==> flow/design.v <==
module SuperCylon(GRBSeq,Cycle,Go,clk,reset);
	output reg [119:0] GRBSeq;
	output Cycle;
	input	Go, clk, reset;
	reg [4:0]	S, nS;
	reg [25:0] Count, nCount;
	parameter	BLACKOUT=5'b00000;
	always @(posedge clk)
		if(reset) begin
		    Count <= 0;
			S <= BLACKOUT; end
		else if (Count [25]) begin
			S <= nS;
			Count <= nCount; end
		else begin
			S <= S;
			Count <= nCount; end
	always @(reset, Count)
    if(reset || Count [25])
		nCount = 0;
	else
		nCount = Count+1;
	always @(S, Go) begin
		if(S==BLACKOUT)
            nS = (Go ? 5'b00001 : BLACKOUT);
		else
			nS=S+1;
	end
	always @(S)
		case(S)
			5'b00001: GRBSeq = 120'h0000FF_000000_000000_000000_000000;
			5'b00010: GRBSeq = 120'h00000F_0003FF_000000_000000_000000;
			5'b00011: GRBSeq = 120'h000003_00020F_000FFF_000000_000000;
			5'b00100: GRBSeq = 120'h000000_000103_00070F_003FFF_000000;
			5'b00101: GRBSeq = 120'h000000_000000_000103_00070F_00FFFF;
			5'b00110: GRBSeq = 120'h000000_000000_000000_00FF3F_000F0F;
			5'b00111: GRBSeq = 120'h000000_000000_00FF0F_000F07_000303;
			5'b01000: GRBSeq = 120'h000000_00FF03_000F07_000301_000000;
			5'b01001: GRBSeq = 120'h00FF00_000F02_000301_000000_000000;
			5'b01010: GRBSeq = 120'h000F00_03FF00_000000_000000_000000;
			5'b01011: GRBSeq = 120'h000300_020F00_0FFF00_000000_000000;
			5'b01100: GRBSeq = 120'h000000_010300_070F00_3FFF00_000000;
			5'b01101: GRBSeq = 120'h000000_000000_010300_070F00_FFFF00;
			5'b01110: GRBSeq = 120'h000000_000000_000000_FF3F00_0F0F00;
			5'b01111: GRBSeq = 120'h000000_000000_FF0F00_0F0700_030300;
			5'b10000: GRBSeq = 120'h000000_FF0300_0F0700_030100_000000;
			5'b10001: GRBSeq = 120'hFF0000_0F0200_030100_000000_000000;
			5'b10010: GRBSeq = 120'h0F0000_FF0003_000000_000000_000000;
			5'b10011: GRBSeq = 120'h030000_0F0002_FF000F_000000_000000;
			5'b10100: GRBSeq = 120'h000000_030001_0F0007_FF003F_000000;
			5'b10101: GRBSeq = 120'h000000_000000_030001_0F0007_FF00FF;
			5'b10110: GRBSeq = 120'h000000_000000_000000_3F00FF_0F000F;
			5'b10111: GRBSeq = 120'h000000_000000_0F00FF_07000F_030003;
			5'b11000: GRBSeq = 120'h000000_0300FF_07000F_010003_000000;
			5'b11001: GRBSeq = 120'h0000FF_02000F_010003_000000_000000;
			5'b11010: GRBSeq = 120'h00000F_010003_000000_000000_000000;
			5'b11011: GRBSeq = 120'h000003_000000_000000_000000_000000;
			5'b11100: GRBSeq = 120'h000000_000000_000000_000000_000000;
			5'b11101: GRBSeq = 120'h000000_000000_000000_000000_000000;
			5'b11110: GRBSeq = 120'h000000_000000_000000_000000_000000;
			5'b11111: GRBSeq = 120'h000000_000000_000000_000000_000000;
			default:  GRBSeq = 120'h000000_000000_000000_000000_000000; 
		endcase
	assign Cycle = Count[25];
endmodule
[From RTL to reports: SuperCylon]
What the tools print for SuperCylon, step after step.
Line numbers count from 1 in the design file above.
Cell names lack the library's common part.
The mark -- stands for no value.
Set-up
  design top: SuperCylon
  clock: clk
  standard-cell library: sky130hd
  timing corner: tt_025C_1v80

[Word level]
Source: Yosys, flattened and elaborated, memories not mapped. Widths are those after wreduce. Print and check cells do not count. Equal cells are merged and count once.
Yosys's memory passes give these memory sizes; they may raise the number of words (mostly to a power of two), join words into wider ones and drop unused or constant bits.
Storage and ports
  memory cells: 1
  register bits: 31
  memory bits (read-only): 3840
  clocked read ports x word width: 120
Memories
  (no name shown): words 32, width 120, rd ports 1, write ports 0, RTL line 30  | case(S)
Operators by class
  add/subtract/negate cells: 2
  reduce/logical cells: 3
  muxes and demuxes: 4
Operators with widths (count)
  adder 26 x 1 -> 26 bit with constant B: 1
  two-way mux 5 bit: 3
  adder 5 x 1 -> 5 bit with constant B: 1
  logical NOT 5 bit: 1
  OR reduction 2 bit: 1
  logical OR 1 bit: 1
  two-way mux 1 bit: 1

[Longest topological paths]
Yosys ltp: most cells in a row. Word level: on the elaborated netlist, between registers, memories and ports. Mapped: between sequential cells and ports; inverters and the memories' decode and read muxes count.
Depth
  depth in word-level cells: 4
  ABC_AREA: 0
  gate-level depth with buffers: 12
  depth with buffers taken out: 10

[Netlist]
The flow's flattened synthesis, as Yosys stat reports it; memories are mapped. The netlist is that of the ABC_AREA named above (0 if unset); the other value can give another one.
Cell types
  dfxtp_1: count 94, area in all 1.88E+03 sq um
  buf_4: count 57, area in all 427.91 sq um
  nor2_1: count 57, area in all 213.955 sq um
  nand2_1: count 34, area in all 127.622 sq um
  xnor2_1: count 14, area in all 122.618 sq um
  xor2_1: count 10, area in all 87.584 sq um
  a21oi_1: count 15, area in all 75.072 sq um
  ha_1: count 6, area in all 75.072 sq um
  nand3_1: count 13, area in all 65.062 sq um
  o21ai_0: count 13, area in all 65.062 sq um
  and4_1: count 6, area in all 52.55 sq um
  inv_1: count 13, area in all 48.797 sq um
  buf_2: count 9, area in all 45.043 sq um
  nor3_1: count 7, area in all 35.034 sq um
  o221ai_1: count 4, area in all 35.034 sq um
  and3_1: count 5, area in all 31.28 sq um
  nor2b_1: count 5, area in all 31.28 sq um
  clkbuf_1: count 8, area in all 30.029 sq um
Not listed: further types 34, cells in them 60.
Synthesis totals
  mapped area: 3945.0 sq um
  mapped cells: 430
  buffer cells: 76
  flip-flops: 94
  area of sequential cells: 1881.8 sq um

[Worst setup path after synthesis]
OpenSTA on the mapped netlist: ideal clock, no wires. The path of least setup slack (recovery checks aside). Input and output delay are each 20% of the period. Register names are those of the netlist, which keeps one name where synthesis merged equal registers.
Path post-synthesis
  path kind: reg-to-reg
  start: register S[0]
  end: register (no name shown)
  path delay: 2.493 ns
  time at the first pin: 0.000 ns
  setup slack: 0.518 ns
  period: 3.01 ns
  setup time: 0.070 ns
  path buffers: 3
  stages: 13
  arrival: 2.423 ns
  synthesis period reached: 2.492 ns
"path delay" = arrival - input delay + setup time.
"stages": output pins that drive a net of the path, with the launching flip-flop's if there is one; two outputs of one cell count as two.
"synthesis period reached" = period - worst setup slack (recovery checks aside). The figure is calculated, with input and output delays left at 20% of the set period.
The rows between start and end are the longest chain of elaborated cells between them; the timing report does not say that the signal goes this way. Where chains are equally long, one stands for them.
A line is the first line of the expression or statement that the cell stems from. Yosys adds cells for indexed reads and writes and turns some case tables into memories.
A register here has more assigning lines than the two given.
On the way, post-synthesis
  cell sequence: dfxtp_1 inv_1 ha_1 nor4b_4 mux2_4 and2_1 buf_6 inv_2 ha_1 clkbuf_1 clkbuf_1 nand2_1 a21oi_1
  cells in the longest elaborated chain: 4
  elaborated cells on any way between the ends: 5
  source lines of those cells: 2
  those cells by class: add/sub (1); mux (3); reduce/logical (1)
RTL lines, path post-synthesis
  start: declaration: RTL line 5  | reg [4:0] S, nS;
  start: assignment: RTL line 11  | S <= BLACKOUT; end
  start: assignment: RTL line 13  | S <= nS;
  adder 5 x 1 -> 5 bit: RTL line 27  | nS=S+1;
  two-way mux 5 bit: RTL line 24  | if(S==BLACKOUT)
  two-way mux 5 bit x2

[Path in the finished layout]
Path of least setup slack in the final report of run B (OpenROAD, finished layout, wires in). Where an end is a register, its clock arrival counts in the times.
Path after layout
  path kind: input-to-reg
  start: input reset
  end: register (no name shown)
  time at the first pin: 0.63 ns
  path buffers: 1
  setup time: 0.13 ns
  period: 3.15 ns
  setup slack: 0.53 ns
  arrival: 2.86 ns
  stages: 9
The rows between start and end are the longest chain of elaborated cells between them; the timing report does not say that the signal goes this way. Where chains are equally long, one stands for them.
On the way, after layout
  cell sequence: clkdlybuf4s50_1 nand3b_1 o32a_2 inv_2 ha_1 inv_1 mux2i_1 a32oi_1 o21ai_0
  cells in the longest elaborated chain: 1
  elaborated cells on any way between the ends: 1
  source lines of those cells: 0
  those cells by class: mux (1)
RTL lines, path after layout
  start: declaration: RTL line 4  | input Go, clk, reset;
  two-way mux 5 bit

Settings and measured results of 2 stored flow runs for module SuperCylon (sky130hd), not sorted in any way. The constraints put input and output delay at 20% of the set period each and load the outputs with 0.01 pF.
"achieved clock period (ns)": clock period set for the run, less the worst setup slack. It is reckoned from that one timing run; input and output delays stay at 20% of the period that was set.
By "worst setup path time (ns)" is meant the share of the clock period that the worst setup path is allowed (20% is reserved at inputs, 20% at outputs), minus its slack. Clock arrival times at its registers enter into it.
"finish__power__total" rests on the timing tool's default activity at the inputs, not on a simulated workload.

Flow files of run A
==> flow/run.sh <==
#!/bin/bash
# the make line also repeats the synthesis and layout settings of config.mk as NAME=value (left out here)
make -C /OpenROAD-flow-scripts/flow DESIGN_CONFIG=/design/flow/config.mk WORK_HOME=/design/flow/orfs CLKGATE_MAP_FILE= finish
==> flow/config.mk <==
export PLATFORM = sky130hd
export DESIGN_NAME = SuperCylon
export DESIGN_NICKNAME = SuperCylon
export VERILOG_FILES = /design/flow/design.v
export SDC_FILE = /design/flow/constraint.sdc
export NUM_CORES = 4
export LEC_CHECK = 0
export ABC_AREA = 0
export CAP_MARGIN = 30
export CELL_PAD_IN_SITES_GLOBAL_PLACEMENT = 3
export CORE_ASPECT_RATIO = 1.45
export CORE_MARGIN = 9
export CORE_UTILIZATION = 68
export CTS_CLUSTER_SIZE = 31
export PLACE_DENSITY = 0.76
export SLEW_MARGIN = 20
==> flow/constraint.sdc <==
create_clock -name core_clock -period 3.44 [get_ports {clk}]
set_input_delay 0.6880 -clock core_clock [delete_from_list [all_inputs] [get_ports {clk}]]
set_output_delay 0.6880 -clock core_clock [all_outputs]
set_load 0.01 [all_outputs]

report of run A: did not finish, place, GPL-0301

Flow files of run B
==> flow/run.sh <==
#!/bin/bash
# the make line also repeats the synthesis and layout settings of config.mk as NAME=value (left out here)
make -C /OpenROAD-flow-scripts/flow DESIGN_CONFIG=/design/flow/config.mk WORK_HOME=/design/flow/orfs CLKGATE_MAP_FILE= finish
==> flow/config.mk <==
export PLATFORM = sky130hd
export DESIGN_NAME = SuperCylon
export DESIGN_NICKNAME = SuperCylon
export VERILOG_FILES = /design/flow/design.v
export SDC_FILE = /design/flow/constraint.sdc
export NUM_CORES = 4
export LEC_CHECK = 0
export CAP_MARGIN = 20
export CORE_ASPECT_RATIO = 1.68
export CORE_MARGIN = 7
export CORE_UTILIZATION = 62
export HOLD_SLACK_MARGIN = 0.01
export MIN_ROUTING_LAYER = met2
export PLACE_DENSITY_LB_ADDON = 0.17
export SLEW_MARGIN = 20
export TNS_END_PERCENT = 5
==> flow/constraint.sdc <==
create_clock -name core_clock -period 3.15 [get_ports {clk}]
set_input_delay 0.6300 -clock core_clock [delete_from_list [all_inputs] [get_ports {clk}]]
set_output_delay 0.6300 -clock core_clock [all_outputs]
set_load 0.01 [all_outputs]

report of run B
yosys chip area after synthesis (um^2): 3945.0
finish__design__die__area: 8867.6
finish__design__instance__area__stdcell: 5111.1
finish__design__instance__utilization: 0.8301
finish__timing__setup__ws: 0.528
finish__timing__setup__tns: 0.000
finish__timing__hold__ws: 0.474
finish__power__total: 2.266e-03
achieved clock period (ns): 2.622
worst setup path time (ns): 1.99
worst setup path kind: input-to-reg
